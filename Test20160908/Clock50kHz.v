==> flow/design.v <==
module Clock50kHz(
        clockin50mHz,
        clockout
    );
    input clockin50mHz;
    output reg clockout;
    reg [9:0] counter;
     always @(negedge clockin50mHz)
     begin
         if (counter > 120) begin
             counter <= 0;
             clockout <= ~clockout;
             end
         else begin
             counter <= counter + 1;
             end
     end
endmodule
# --- From RTL to reports: Clock50kHz ---
# The steps from the RTL of Clock50kHz to its reports follow in flow order.
# Lines are those of the file above, counted from 1.
# Operators: Yosys type, input widths -> output width; for muxes data width and select width s.
# Library cell names are shortened.
design:
  design: "Clock50kHz"
  clk_port: "clockin50mHz"
  lib: "sky130hd"
  pvt_corner: "tt_025C_1v80"

# --- After elaboration ---
# Counts by Yosys on the flattened word-level netlist (proc, flatten, opt, wreduce; memories kept). Register bits leave out memories and registers merged into their read ports (data or address); mux counts leave out enables and synchronous resets folded into registers. Print and check cells are left out. Cells with the same type and inputs are merged into one.
classes:
  addsub: 1
  n_logic: 1
  cmp: 1
ops:
  columns: ["cell", "n"]
  rows:
  - ["$add 10x1->10 const B", 1]
  - ["$gt 10x7->1 const B", 1]
  - ["$not 1->1", 1]
word_totals:
  wordCells: 5
  input_bits: 1
  ff_bits: 11
  output_inout_bits: 1

# --- Logic depth ---
# Yosys ltp: most cells in a row. Word level: on the elaborated netlist, between registers, memories and ports. Mapped: between sequential cells and ports; inverters and the memories' decode and read muxes count.
depth:
  ltp_word: 1
  ABC_AREA: 0
  mapped_depth: 5
  mapped_depth_nobuf: 5

# --- After synthesis ---
# Source: synth_stat.txt of the flow (Yosys; design flattened, memories mapped). It holds for the ABC_AREA given above (unset counts as 0); a run with the other value may have another netlist.
types:
  columns: ["cell", "n", "type_area_um2"]
  rows:
  - ["dfxtp_1", 10, 200.192]
  - ["edfxtp_1", 1, 30.029]
  - ["ha_1", 2, 25.024]
  - ["inv_1", 6, 22.522]
  - ["o31ai_4", 1, 21.27]
  - ["nand3_2", 2, 20.019]
  - ["nor2_1", 5, 18.768]
  - ["xor2_1", 2, 17.517]
  - ["or3_1", 2, 12.512]
  - ["nor3_2", 1, 10.01]
  - ["o21ai_0", 2, 10.01]
  - ["xnor2_1", 1, 8.758]
  - ["a21boi_1", 1, 7.507]
  - ["nand2_1", 2, 7.507]
  - ["nor2b_1", 1, 6.256]
  - ["a21oi_1", 1, 5.005]
  - ["nand3_1", 1, 5.005]
  - ["conb_1", 1, 3.754]
mapped:
  flip_flops: 11
  mapped_area_um2: 431.7
  sequential_area_um2: 230.2
  n_buf: 0
  mapped_cells: 42

# Clock50kHz through Yosys and OpenROAD on sky130hd: 2 stored runs, unordered, with their settings and measured results. The constraints put input and output delay at 20% of the set period each and load the outputs with 0.01 pF.
# By "power_total_w" is meant OpenSTA's value without simulated activity: inputs other than the clock are taken to toggle once in ten clock periods, and the tool carries that through the logic.
runs:
  - name: "flow run 1"
    settings:
      period_ns: 1.9
      CORE_UTILIZATION: 17
      SETUP_SLACK_MARGIN: 0.26
      PLACE_DENSITY: 0.75
      HOLD_SLACK_MARGIN: 0.09
      CORE_ASPECT_RATIO: 0.64
      CELL_PAD_IN_SITES_DETAIL_PLACEMENT: 0
      TNS_END_PERCENT: 60
      GPL_TIMING_DRIVEN: 1
      CAP_MARGIN: 20
      CORE_MARGIN: 2
      SLEW_MARGIN: 20
    results:
      synthesis_area_um2: 431.7
      design.die.area_um2: 2968.3
      ws_setup_ns: -0.253
      stdcell_area_um2: 581.8
      util_frac: 0.244
      power_total_w: 0.0005872
      total_negative_slack_ns: -0.253
      ws_hold_ns: 0.465
  - name: "flow run 2"
    settings:
      period_ns: 1.03
      CORE_UTILIZATION: 52
      SETUP_SLACK_MARGIN: 0.19
      PLACE_DENSITY: 0.8
      CORE_ASPECT_RATIO: 1.97
      CELL_PAD_IN_SITES_DETAIL_PLACEMENT: 2
      TNS_END_PERCENT: 60
      ABC_AREA: 0
      CTS_CLUSTER_SIZE: 79
      CTS_CLUSTER_DIAMETER: 325
      CAP_MARGIN: 35
      MIN_ROUTING_LAYER: "met2"
      MAX_ROUTING_LAYER: "met5"
      CORE_MARGIN: 2
      SLEW_MARGIN: 20
    outcome: "stopped before the end: floorplanning reported PDN-0185"
