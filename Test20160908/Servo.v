==> flow/design.v <==
module Servo(
    clkin,
    rstn,
    cntin,
    pwmout
    );
    input clkin;
     input rstn;
     input [7:0]cntin;
     output reg pwmout;
     reg [12:0]counter;
	  reg  [12:0] width;
	  wire [12:0] width_wire = cntin;
    always@(posedge clkin or posedge rstn)
	 begin
	 if (rstn == 1'b1) begin
             counter <= 13'd0;
             pwmout <= 1'b0;
    end
    else begin
			if (counter > 13'd1499) begin
                 counter <= 13'd0;
                 pwmout <= 1'b0;
         end
         else if (counter < cntin)
                 pwmout <= 1'b1;
         else
                 pwmout <= 1'b0;
         counter <= counter + 1'b1;
    end
    end
endmodule
From RTL to reports: Servo
Tool output for the design above, in the order of the flow.
Line numbers count from 1 in the design file above.
Operators carry their Yosys type and port widths (W data, S select, Z words).
Not given: --
Inputs
  top: Servo
  clock input: clkin
  cell library: sky130hd
  library corner: tt_025C_1v80

Word-level counts
Source: Yosys, flattened and elaborated, memories not mapped. Widths are those after wreduce; folded enables and synchronous resets count as part of the registers. Registers that Yosys merges into a memory's read port (data or address) are not register bits. Print and check cells do not count. Equal cells are merged and count once.
Bit counts
  register bits after elaboration: 14
  output and inout port bits: 1
Operators by class
  add/subtract/negate cells: 1
  $lt $le $gt $ge: 2
  multiplexer cells: 2
Operator list (number)
  $add A13 B1 Y13 const B: 1
  $gt A13 B11 Y1 const B: 1
  $lt A13 B8 Y1: 1
  $mux W1: 2

Logic depth
Longest topological path by Yosys (ltp), each cell counted once; first at word level (registers and memories cut), then after technology mapping (sequential cells cut; the memories' decode and read muxes count).
Logic depth
  word-level depth: 3
  ABC_AREA: 0
  depth in mapped cells: 5
  mapped depth without buffers: 5

After synthesis
Source: synth_stat.txt of the flow (Yosys; design flattened, memories mapped). It holds for the ABC_AREA given above (unset counts as 0); a run with the other value may have another netlist.
Totals and module areas in this step are rounded.
Mapped netlist
  cell count: 72
  chip area (Yosys): 783.3 um2
  flip-flops: 14
  buffers: 0
Cell types
  sky130_fd_sc_hd__dfrtp_1: number 14, area in all 350.336 um2
  sky130_fd_sc_hd__ha_1: number 8, area in all 100.096 um2
  sky130_fd_sc_hd__xor2_1: number 6, area in all 52.55 um2
  sky130_fd_sc_hd__inv_1: number 13, area in all 48.797 um2
  sky130_fd_sc_hd__xnor2_1: number 5, area in all 43.792 um2
  sky130_fd_sc_hd__a2111oi_4: number 1, area in all 27.526 um2
  sky130_fd_sc_hd__nand3_1: number 4, area in all 20.019 um2
  sky130_fd_sc_hd__nor4_1: number 3, area in all 18.768 um2
  sky130_fd_sc_hd__a21o_4: number 1, area in all 15.014 um2
  sky130_fd_sc_hd__nand4_1: number 2, area in all 12.512 um2
  sky130_fd_sc_hd__nand2_1: number 3, area in all 11.261 um2
  sky130_fd_sc_hd__nor2_1: number 3, area in all 11.261 um2
  sky130_fd_sc_hd__or4_4: number 1, area in all 11.261 um2
  sky130_fd_sc_hd__and4b_1: number 1, area in all 10.01 um2
  sky130_fd_sc_hd__nor3_1: number 2, area in all 10.01 um2
  sky130_fd_sc_hd__o211a_1: number 1, area in all 10.01 um2
  sky130_fd_sc_hd__a2111oi_0: number 1, area in all 8.758 um2
  sky130_fd_sc_hd__o211ai_1: number 1, area in all 7.507 um2
Not listed: further types 2, cells in them 2.

Timing after synthesis
OpenSTA on the mapped netlist: ideal clock, no wires. The path of least setup slack (recovery checks aside). Input and output delay are each 20% of the period. Register names are those of the netlist, which keeps one name where synthesis merged equal registers.
Timing after synthesis
  path kind: register -> register
  from: reg counter[10]
  to: reg pwmout
  clock period: 1.45 ns
  launch time at the first pin: 0.000 ns
  arrival: 1.394 ns
  data required time: 1.385 ns
  slack: -0.010 ns
  delay of the path: 1.459 ns
  driving pins on the path: 4
  buffers on the path: 0
  synthesis period reached: 1.46 ns
"delay of the path" is the arrival time less input delay plus setup time.
"driving pins on the path": output pins that drive a net of the path, with the launching flip-flop's if there is one; two outputs of one cell count as two.
"synthesis period reached" = period - worst setup slack (recovery checks aside). The figure is calculated, with input and output delays left at 20% of the set period.
Between the ends stands the longest chain of elaborated cells between them, by number of cells; it is not shown to be the way that was timed. Of several equally long chains one is given.
Each line given opens the expression or statement behind the cell; cells for indexed reads and writes are added by Yosys, which also makes memories of some case tables.
A register here has more assigning lines than the two given.
On the way, after synthesis
  cells stage by stage: sky130_fd_sc_hd__dfrtp_1 > sky130_fd_sc_hd__or4_4 > sky130_fd_sc_hd__a2111oi_4 > sky130_fd_sc_hd__o211a_1
  length of the longest elaborated chain: 3
  elaborated cells on any way between the ends: 4
  source lines of those cells: 2
  those cells by class: compare: 2; mux: 2
Ends and longest elaborated chain, after synthesis
  from (decl): line 11  | reg [12:0]counter;
  from (assign): line 17  | counter <= 13'd0;
  from (assign): line 29  | counter <= counter + 1'b1;
  $lt A13 B8 Y1: line 25  | else if (counter < cntin)
  $mux W1: line 25
  $mux W1: line 21  | if (counter > 13'd1499) begin
  to (assign): line 18  | pwmout <= 1'b0;
  to (assign): line 23  | pwmout <= 1'b0;
  to (decl): line 10  | output reg pwmout;

Path in the finished layout
From the final timing report of entry B: the path of least setup slack in the routed layout; clock arrival at registers is part of the times.
Timing post-layout
  path kind: input -> register
  from: in cntin[6]
  to: reg pwmout
  clock period: 2.79 ns
  external input delay: 0.56 ns
  launch time at the first pin: 0.56 ns
  arrival: 2.10 ns
  data required time: 3.01 ns
  slack: 0.90 ns
  driving pins on the path: 6
  buffers on the path: 1
Between the ends stands the longest chain of elaborated cells between them, by number of cells; it is not shown to be the way that was timed. Of several equally long chains one is given.
A register here has more assigning lines than the two given.
On the way, post-layout
  cells stage by stage: sky130_fd_sc_hd__clkdlybuf4s50_1 > sky130_fd_sc_hd__inv_1 > sky130_fd_sc_hd__ha_1 > sky130_fd_sc_hd__a21o_4 > sky130_fd_sc_hd__a2111oi_4 > sky130_fd_sc_hd__o211a_1
  length of the longest elaborated chain: 3
  elaborated cells on any way between the ends: 3
  source lines of those cells: 2
  those cells by class: compare: 1; mux: 2
Ends and longest elaborated chain, post-layout
  from (decl): line 9  | input [7:0]cntin;
  $lt A13 B8 Y1: line 25  | else if (counter < cntin)
  $mux W1: line 25
  $mux W1: line 21  | if (counter > 13'd1499) begin
  to (assign): line 18  | pwmout <= 1'b0;
  to (assign): line 23  | pwmout <= 1'b0;
  to (decl): line 10  | output reg pwmout;

Wiki page: Servo / flow data

Record of 2 stored runs of the RTL-to-layout flow on Servo, platform sky130hd. The runs are unordered. Constraints: input delay and output delay 20% of the set period each, output load 0.01 pF.
"achieved period": clock period set for the run, less the worst setup slack. It is reckoned from that one timing run; input and output delays stay at 20% of the period that was set.
By "worst path time" is meant the share of the clock period that the worst setup path is allowed (20% is reserved at inputs, 20% at outputs), minus its slack. Clock arrival times at its registers enter into it.
"total design power": no workload was simulated; the value follows from the tool's default switching activity.
The results are shown rounded.

==> entry A: settings <==
{ "period_ns": 1.31, "CORE_UTILIZATION": 63, "SETUP_SLACK_MARGIN": 0.19, "PLACE_DENSITY_LB_ADDON": 0.23, "CELL_PAD_IN_SITES_GLOBAL_PLACEMENT": 1, "CELL_PAD_IN_SITES_DETAIL_PLACEMENT": 1, "TNS_END_PERCENT": 65, "ABC_AREA": 1, "CTS_CLUSTER_DIAMETER": 150, "CAP_MARGIN": 40, "MAX_ROUTING_LAYER": "met4", "CORE_MARGIN": 2, "SLEW_MARGIN": 20 }
==> entry A: results <==
did not finish, placement stopped with FLW-0024

==> entry B: settings <==
{ "period_ns": 2.79, "CORE_UTILIZATION": 29, "SETUP_SLACK_MARGIN": 0.83, "PLACE_DENSITY_LB_ADDON": 0.27, "CORE_ASPECT_RATIO": 1.07, "GPL_ROUTABILITY_DRIVEN": 0, "CAP_MARGIN": 15, "CORE_MARGIN": 2, "SLEW_MARGIN": 20 }
==> entry B: results <==
mapped cell area after synthesis: 783.3 um2
total die area: 3,133 um2
standard-cell area of the final layout: 944.7 um2
final design utilization: 0.368
worst slack on setup checks: 0.903 ns
total negative slack on setup checks: 0.000 ns
smallest hold slack: 0.512 ns
total design power: 346.9 µW
achieved period: 1.887 ns
worst path time: 1.33 ns
critical path type: input -> register
